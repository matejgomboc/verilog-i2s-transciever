==> flow/design.v <==
module i2s_top_rx
(
	clk_i,
	rst_i,
	data_o,
	lr_chnl_o,
	write_o,
	sclk_o,
	wsel_o,
	sdat_i
);
parameter WORD_WIDTH = 16;
localparam CNT_WIDTH = (WORD_WIDTH <= 2)   ? 1 : 
	   (WORD_WIDTH <= 4)   ? 2 : 
	   (WORD_WIDTH <= 8)   ? 3 : 
	   (WORD_WIDTH <= 16)  ? 4 : 
	   (WORD_WIDTH <= 32)  ? 5 : 
	   (WORD_WIDTH <= 64)  ? 6 : 
	   (WORD_WIDTH <= 128) ? 7 : 
	   (WORD_WIDTH <= 256) ? 8 : 
	   -1;
input clk_i;
input rst_i;
output [WORD_WIDTH-1:0] data_o;
output lr_chnl_o;
output write_o;
output sclk_o;
output wsel_o;
input sdat_i;
reg first_bit;
reg [CNT_WIDTH-1:0] bit_cnt;
reg lr_word;
reg [WORD_WIDTH-1:0] shift_reg;
reg lr_channel;
assign sclk_o = clk_i;
assign wsel_o = lr_word;
assign lr_chnl_o = lr_channel;
assign write_o = (bit_cnt == 0) && (!first_bit);
assign data_o = shift_reg;
always @ (negedge(clk_i) or posedge(rst_i)) begin
	if (rst_i) begin
		first_bit <= 1'b1;
	end
	else begin
		first_bit <= 1'b0;
	end
end
always @ (negedge(clk_i) or posedge(rst_i)) begin
	if (rst_i) begin
		lr_word <= 1'b0;
	end
	else if ((bit_cnt[0] == 1'b1) && (bit_cnt[CNT_WIDTH-1:1] == 0)) begin
		lr_word <= ~lr_word;
	end
end
always @ (negedge(clk_i) or posedge(rst_i)) begin
	if (rst_i) begin
		bit_cnt <= 0;
	end
	else begin
		bit_cnt <= bit_cnt - 1;
	end
end
always @ (posedge(clk_i) or posedge(rst_i)) begin
	if (rst_i) begin
		shift_reg <= 0;
	end
	else begin
		shift_reg <= {shift_reg[WORD_WIDTH-2:0], sdat_i};
	end
end
always @ (negedge(clk_i) or posedge(rst_i)) begin
	if (rst_i) begin
		lr_channel <= 1'b0;
	end
	else begin
		lr_channel <= lr_word;
	end
end
endmodule
Tool chain data of i2s_top_rx
Tool output for the design above, in the order of the flow.
Line numbers count from 1 in the design file above.
Operators carry their Yosys type and port widths (W data, S select, Z words).
Library cell names are shortened.
A cell with - has no value.

inputs
  top module = i2s_top_rx
  clock input = clk_i
  library = sky130hd
  corner = tt_025C_1v80

After elaboration
Source: Yosys, flattened and elaborated, memories not mapped. Widths are those after wreduce; folded enables and synchronous resets count as part of the registers. Registers that Yosys merges into a memory's read port (data or address) are not register bits. Print and check cells do not count. Equal cells are merged and count once.

word-level totals
  flip-flop bits (word level) = 23
  output and inout bits = 20
  cells after elaboration = 12

operators by class
  add/sub/neg operators = 1
  bitwise gates (word level) = 1
  reduce/logical cells = 5

operators with widths
  cell                   count
  $sub A4 B1 Y4 const B  1
  $logic_not A4 Y1       1
  $logic_not A3 Y1       1
  $logic_and A1 B1 Y1    2
  $not A1 Y1             1
  $logic_not A1 Y1       1

Longest topological paths
Longest topological path by Yosys (ltp), each cell counted once; first at word level (registers and memories cut), then after technology mapping (sequential cells cut; the memories' decode and read muxes count).

logic depth
  word-level depth = 2
  ABC_AREA = 0
  depth in mapped cells = 3

Mapped cells and area
Yosys stat after the flow's synthesis: flattened, memories mapped to cells. It holds for the ABC_AREA given above (unset counts as 0); a run with the other value may have another netlist.
Totals and module areas in this step are rounded.

cells by type
  type     count  area in all (sq um)
  dfrtp_1  16     400.384
  dfrtn_1  6      150.144
  dfstp_2  1      26.275
  xor2_1   3      26.275
  ha_1     2      25.024
  inv_1    5      18.768
  nor4b_2  1      15.014
  nor4b_1  1      8.758
  buf_4    1      7.507
  nor3_1   1      5.005
  conb_1   1      3.754

mapped netlist
  cells in the netlist = 38
  synthesis area = 0.00069 sq mm
  area of sequential cells = 0.00058 sq mm
  mapped flip-flops = 23

## Implementation results

Below are 2 stored runs of the flow (Yosys, OpenROAD; platform sky130hd) on i2s_top_rx, each with its settings and what was measured, unordered. Constraints: input delay and output delay 20% of the set period each, output load 0.01 pF.
"total design power" is the tool's figure for a default switching activity; nothing was simulated.
Values from the reports are rounded here.
Settings: . = not set for that run.
Results: . = not shown.

setting or result                   stored run 1  stored run 2
period_ns                           3.86          5.72
CORE_UTILIZATION                    43            63
CAP_MARGIN                          20            20
CORE_MARGIN                         2             2
SLEW_MARGIN                         20            20
SETUP_SLACK_MARGIN                  .             0.39
PLACE_DENSITY_LB_ADDON              .             0.12
GPL_TIMING_DRIVEN                   .             0
GPL_ROUTABILITY_DRIVEN              .             0
CTS_CLUSTER_SIZE                    .             65
MAX_ROUTING_LAYER                   .             met5
overall die area (sq mm)            0.0019        .
setup slack of the worst path (ns)  -0.24         .
cell area after synthesis (sq mm)   0.00069       .
final setup TNS (ns)                -0.39         .
total design power (mW)             0.47          .
post-route utilization (%)          84            .

Stored run 2: did not finish, clock tree synthesis stopped with DPL-0038
