==> flow/design.v <==
module i2s_top_tx
(
	clk_i,
	rst_i,
	data_i,
	lr_chnl_o,
	write_o,
	sclk_i,
	wsel_i,
	sdat_o
);
parameter WORD_WIDTH = 16;
localparam CNT_WIDTH = (WORD_WIDTH <= 2)   ? 1 : 
	   (WORD_WIDTH <= 4)   ? 2 : 
	   (WORD_WIDTH <= 8)   ? 3 : 
	   (WORD_WIDTH <= 16)  ? 4 : 
	   (WORD_WIDTH <= 32)  ? 5 : 
	   (WORD_WIDTH <= 64)  ? 6 : 
	   (WORD_WIDTH <= 128) ? 7 : 
	   (WORD_WIDTH <= 256) ? 8 : 
	   -1;
input clk_i;
input rst_i;
input [WORD_WIDTH-1:0] data_i;
output lr_chnl_o;
output write_o;
input sclk_i;
input wsel_i;
output sdat_o;
wire sclk_negedge;
wire wsel_edge;
wire wsel_sync;
reg [CNT_WIDTH-1:0] bit_cnt;
reg [WORD_WIDTH-1:0] shift_reg;
signal_sync sync_sclk
(
    .clk_i(clk_i), 
    .rst_i(rst_i), 
    .signal_i(sclk_i), 
    .signal_o(), 
    .valid_o(),
	.edge_o(),
    .posedge_o(), 
    .negedge_o(sclk_negedge)
);
signal_sync wsel_sclk
(
    .clk_i(clk_i), 
    .rst_i(rst_i), 
    .signal_i(wsel_i), 
    .signal_o(wsel_sync), 
    .valid_o(),
	.edge_o(wsel_edge),
    .posedge_o(), 
    .negedge_o()
);
assign write_o = (bit_cnt == 0) && sclk_negedge;
assign sdat_o = shift_reg[WORD_WIDTH-1];
assign lr_chnl_o = wsel_sync;
always @ (posedge(clk_i) or posedge(rst_i)) begin
	if (rst_i) begin
		bit_cnt <= 0;
	end
	else begin
		if (wsel_edge) begin
			bit_cnt <= 0;
		end
		else if (sclk_negedge) begin
			bit_cnt <= bit_cnt - 1;
		end
	end
end
always @ (posedge(clk_i) or posedge(rst_i)) begin
	if (rst_i) begin
		shift_reg <= 0;
	end
	else begin
		if (write_o) begin
			shift_reg <= data_i;
		end
		else if (sclk_negedge) begin
			shift_reg <= {shift_reg[WORD_WIDTH-2:0], 1'b0};
		end
	end
end
endmodule
module signal_sync
(
	clk_i,
	rst_i,
	signal_i,
	signal_o,
	valid_o,
	edge_o,
	posedge_o,
	negedge_o
);
input clk_i;
input rst_i;
input signal_i;
output signal_o;
output valid_o;
output edge_o;
output posedge_o;
output negedge_o;
reg stage0;
reg stage1;
reg stage2;
assign valid_o = (stage0 == stage1);
assign edge_o = (stage1 != stage2) && valid_o;
assign posedge_o = (stage1 && !stage2) && valid_o;
assign negedge_o = (!stage1 && stage2) && valid_o;
assign signal_o = stage1;
always @ (posedge(clk_i) or posedge(rst_i)) begin
	if (rst_i) begin
		stage0 <= 0;
		stage1 <= 0;
		stage2 <= 0;
	end
	else begin
		stage0 <= signal_i;
		stage1 <= stage0;
		if (valid_o) begin
			stage2 <= stage1;
		end
	end
end
endmodule
# From RTL to reports: i2s_top_tx
# The steps from the RTL of i2s_top_tx to its reports follow in flow order.
# Lines are those of the file above, counted from 1.
# Operators: Yosys type, input widths -> output width; for muxes data width and select width s.
# Cell names lack the library's common part.
# A cell with -- has no value.
# inputs
top	i2s_top_tx
clock	clk_i
library	sky130hd
lib_corner	tt_025C_1v80

# Elaborated design
# Source: Yosys, flattened and elaborated, memories not mapped. Widths are those after wreduce. Registers that Yosys merges into a memory's read port (data or address) are not register bits. Print and check cells do not count. Equal cells are merged and count once.
# classes
add_sub_neg	1
equal	3
muxes	4
reduce_logical	8
# op_table
cell	count
$mux 16	2
$mux 4	2
$logic_and 1x1->1	4
$reduce_bool 2->1	2
$sub 4x1->4 const B	1
$logic_not 4->1	1
$eq 1x1->1	2
$ne 1x1->1	1
$logic_not 1->1	1
# bits
ff_bits	26
input_bits	20
output_inout_bits	3
elab_cells	24

# Longest topological paths
# Longest topological path by Yosys (ltp), each cell counted once; first at word level (registers and memories cut), then after technology mapping (sequential cells cut; the memories' decode and read muxes count).
# logic_depth
word_depth	5
ABC_AREA	0
mapped_depth	7
mapped_depth_nobuf	5

# Netlist
# Yosys stat after the flow's synthesis: flattened, memories mapped to cells. It holds for the ABC_AREA given above (unset counts as 0); a run with the other value may have another netlist.
# Totals and module areas in this step are rounded.
# by_type
type	count
dfrtp_1	26
a21oi_1	33
nand2_1	18
nor2_1	16
nor3b_2	2
maj3_1	2
or3b_1	2
o41ai_2	1
buf_4	2
nand3b_1	2
ha_1	1
nand2b_1	2
inv_1	3
buf_2	2
nor4bb_1	1
a22o_1	1
xnor2_1	1
nor2_2	1
# Not listed: further types 4, cells in them 4.
# mapped
stdcells	120
mapped_area_um2	1150
seq_area_um2	651
ffs	26
buf_cells	6
# By module: a second synthesis without flattening, with its own total; a netlist apart from the flattened one above.
# hier_totals
cells_unflattened	115
hier_area_um2	1260
# Rows give one instance, submodules left out.
# modules
module	n_inst	n_cells	area_um2	mod_seq_area_um2
i2s_top_tx	1	89	946	500
signal_sync	2	13	156	75.1

# Timing after synthesis
# Source: OpenSTA report_checks on the synthesized netlist (no wires, ideal clock, input and output delay 20% of the period each), path of least setup slack; recovery checks are left aside. Register names are those of the netlist, which keeps one name where synthesis merged equal registers.
# synth_path
path_type	flip-flop to output port
from	register bit_cnt[0]
to	output write_o
tclk_ps	1940
out_delay_ps	388
t_first_pin_ps	0
arrival_ps	1263
setup_slack_ps	289
delay_ps	1263
driving_pins	6
period_less_setup_slack_ps	1651
# "delay_ps" is the arrival time less input delay plus setup time.
# A path that ends at an output port has no setup time.
# "driving_pins" counts driving pins, that of a launching flip-flop among them; a cell with two outputs on the path counts twice.
# "period_less_setup_slack_ps" is the clock period less the worst setup slack; recovery checks do not enter. This is arithmetic on one report: input and output delays are still those of the set period (20% each).
# The rows between start and end are the longest chain of elaborated cells between them; the timing report does not say that the signal goes this way. Where chains are equally long, one stands for them.
# Each line given opens the expression or statement behind the cell; cells for indexed reads and writes are added by Yosys, which also makes memories of some case tables.
# At most two assigning lines are given for a register; there are more.
# synth_between
cell_sequence	dfrtp_1 inv_1 ha_1 or3b_1 clkbuf_2 nor2_2
elab_chain_len	2
cells_between	2
lines_between	1
cone_classes	reduce/logical (2)
# synth_lines
element	line_no	text
from (decl)	33	reg [CNT_WIDTH-1:0] bit_cnt;
from (assign)	62	bit_cnt <= 0;
from (assign)	69	bit_cnt <= bit_cnt - 1;
$logic_not 4->1	57	assign write_o = (bit_cnt == 0) && sclk_negedge;
$logic_and 1x1->1	57
to (decl)	26	output write_o;

# Path in the finished layout
# Path of least setup slack in the final report of job 1 (OpenROAD, finished layout, wires in). Where an end is a register, its clock arrival counts in the times.
# The path's times are printed in steps of 10 ps; the period is the one set.
# layout_path
path_type	flip-flop to output port
from	register bit_cnt[0]
to	output write_o
tclk_ps	1240
out_delay_ps	250
t_first_pin_ps	270
arrival_ps	1530
setup_slack_ps	-540
driving_pins	6
# The rows between start and end are the longest chain of elaborated cells between them; the timing report does not say that the signal goes this way. Where chains are equally long, one stands for them.
# At most two assigning lines are given for a register; there are more.
# layout_between
cell_sequence	dfrtp_1 inv_2 ha_4 or3b_4 nor2_4 buf_6
elab_chain_len	2
cells_between	2
lines_between	1
cone_classes	reduce/logical (2)
# layout_lines
element	line_no	text
from (decl)	33	reg [CNT_WIDTH-1:0] bit_cnt;
from (assign)	62	bit_cnt <= 0;
from (assign)	69	bit_cnt <= bit_cnt - 1;
$logic_not 4->1	57	assign write_o = (bit_cnt == 0) && sclk_negedge;
$logic_and 1x1->1	57
to (decl)	26	output write_o;

# Record of 2 stored runs of the RTL-to-layout flow on i2s_top_tx, platform sky130hd. The runs are unordered. Constraints: input delay and output delay 20% of the set period each, output load 0.01 pF.
# "achievedPeriod_ps" = clock period - worst setup slack. The figure is calculated, with input and output delays left at 20% of the set period.
# By "worst_path_time_ps" is meant the share of the clock period that the worst setup path is allowed (20% is reserved at inputs, 20% at outputs), minus its slack. Clock arrival times at its registers enter into it.
# "power.total_w": no workload was simulated; the value follows from the tool's default switching activity.
# "worst_path_time_ps" is given in steps of 10 ps.
# Measured values are rounded.
# Among the settings, . means not set for that run.
run	period_ns	CORE_UTILIZATION	SETUP_SLACK_MARGIN	PLACE_DENSITY_LB_ADDON	HOLD_SLACK_MARGIN	CELL_PAD_IN_SITES_GLOBAL_PLACEMENT	CELL_PAD_IN_SITES_DETAIL_PLACEMENT	TNS_END_PERCENT	ABC_AREA	GPL_ROUTABILITY_DRIVEN	CTS_CLUSTER_DIAMETER	CAP_MARGIN	CORE_MARGIN	SLEW_MARGIN	PLACE_DENSITY	CTS_CLUSTER_SIZE	synth_area_um2	design_die_area_um2	finalCellArea_um2	final_util_frac	worstSetupSlack_ps	setupTns_ps	power.total_w	achievedPeriod_ps	worst_path_time_ps	timing.worst_path_kind
job 1	1.24	31	0.15	0.16	0.27	1	2	100	0	1	283	25	2	20	.	.	1150	4220	1880	0.52	-539	-8130	0.00344	1779	1530	flip-flop to output port
job 2	2.94	65	-0.01	.	.	.	.	.	0	.	.	25	2	5	0.66	23	1150	2120	1440	0.853	227	0	0.00113	2713	2120	flip-flop to output port
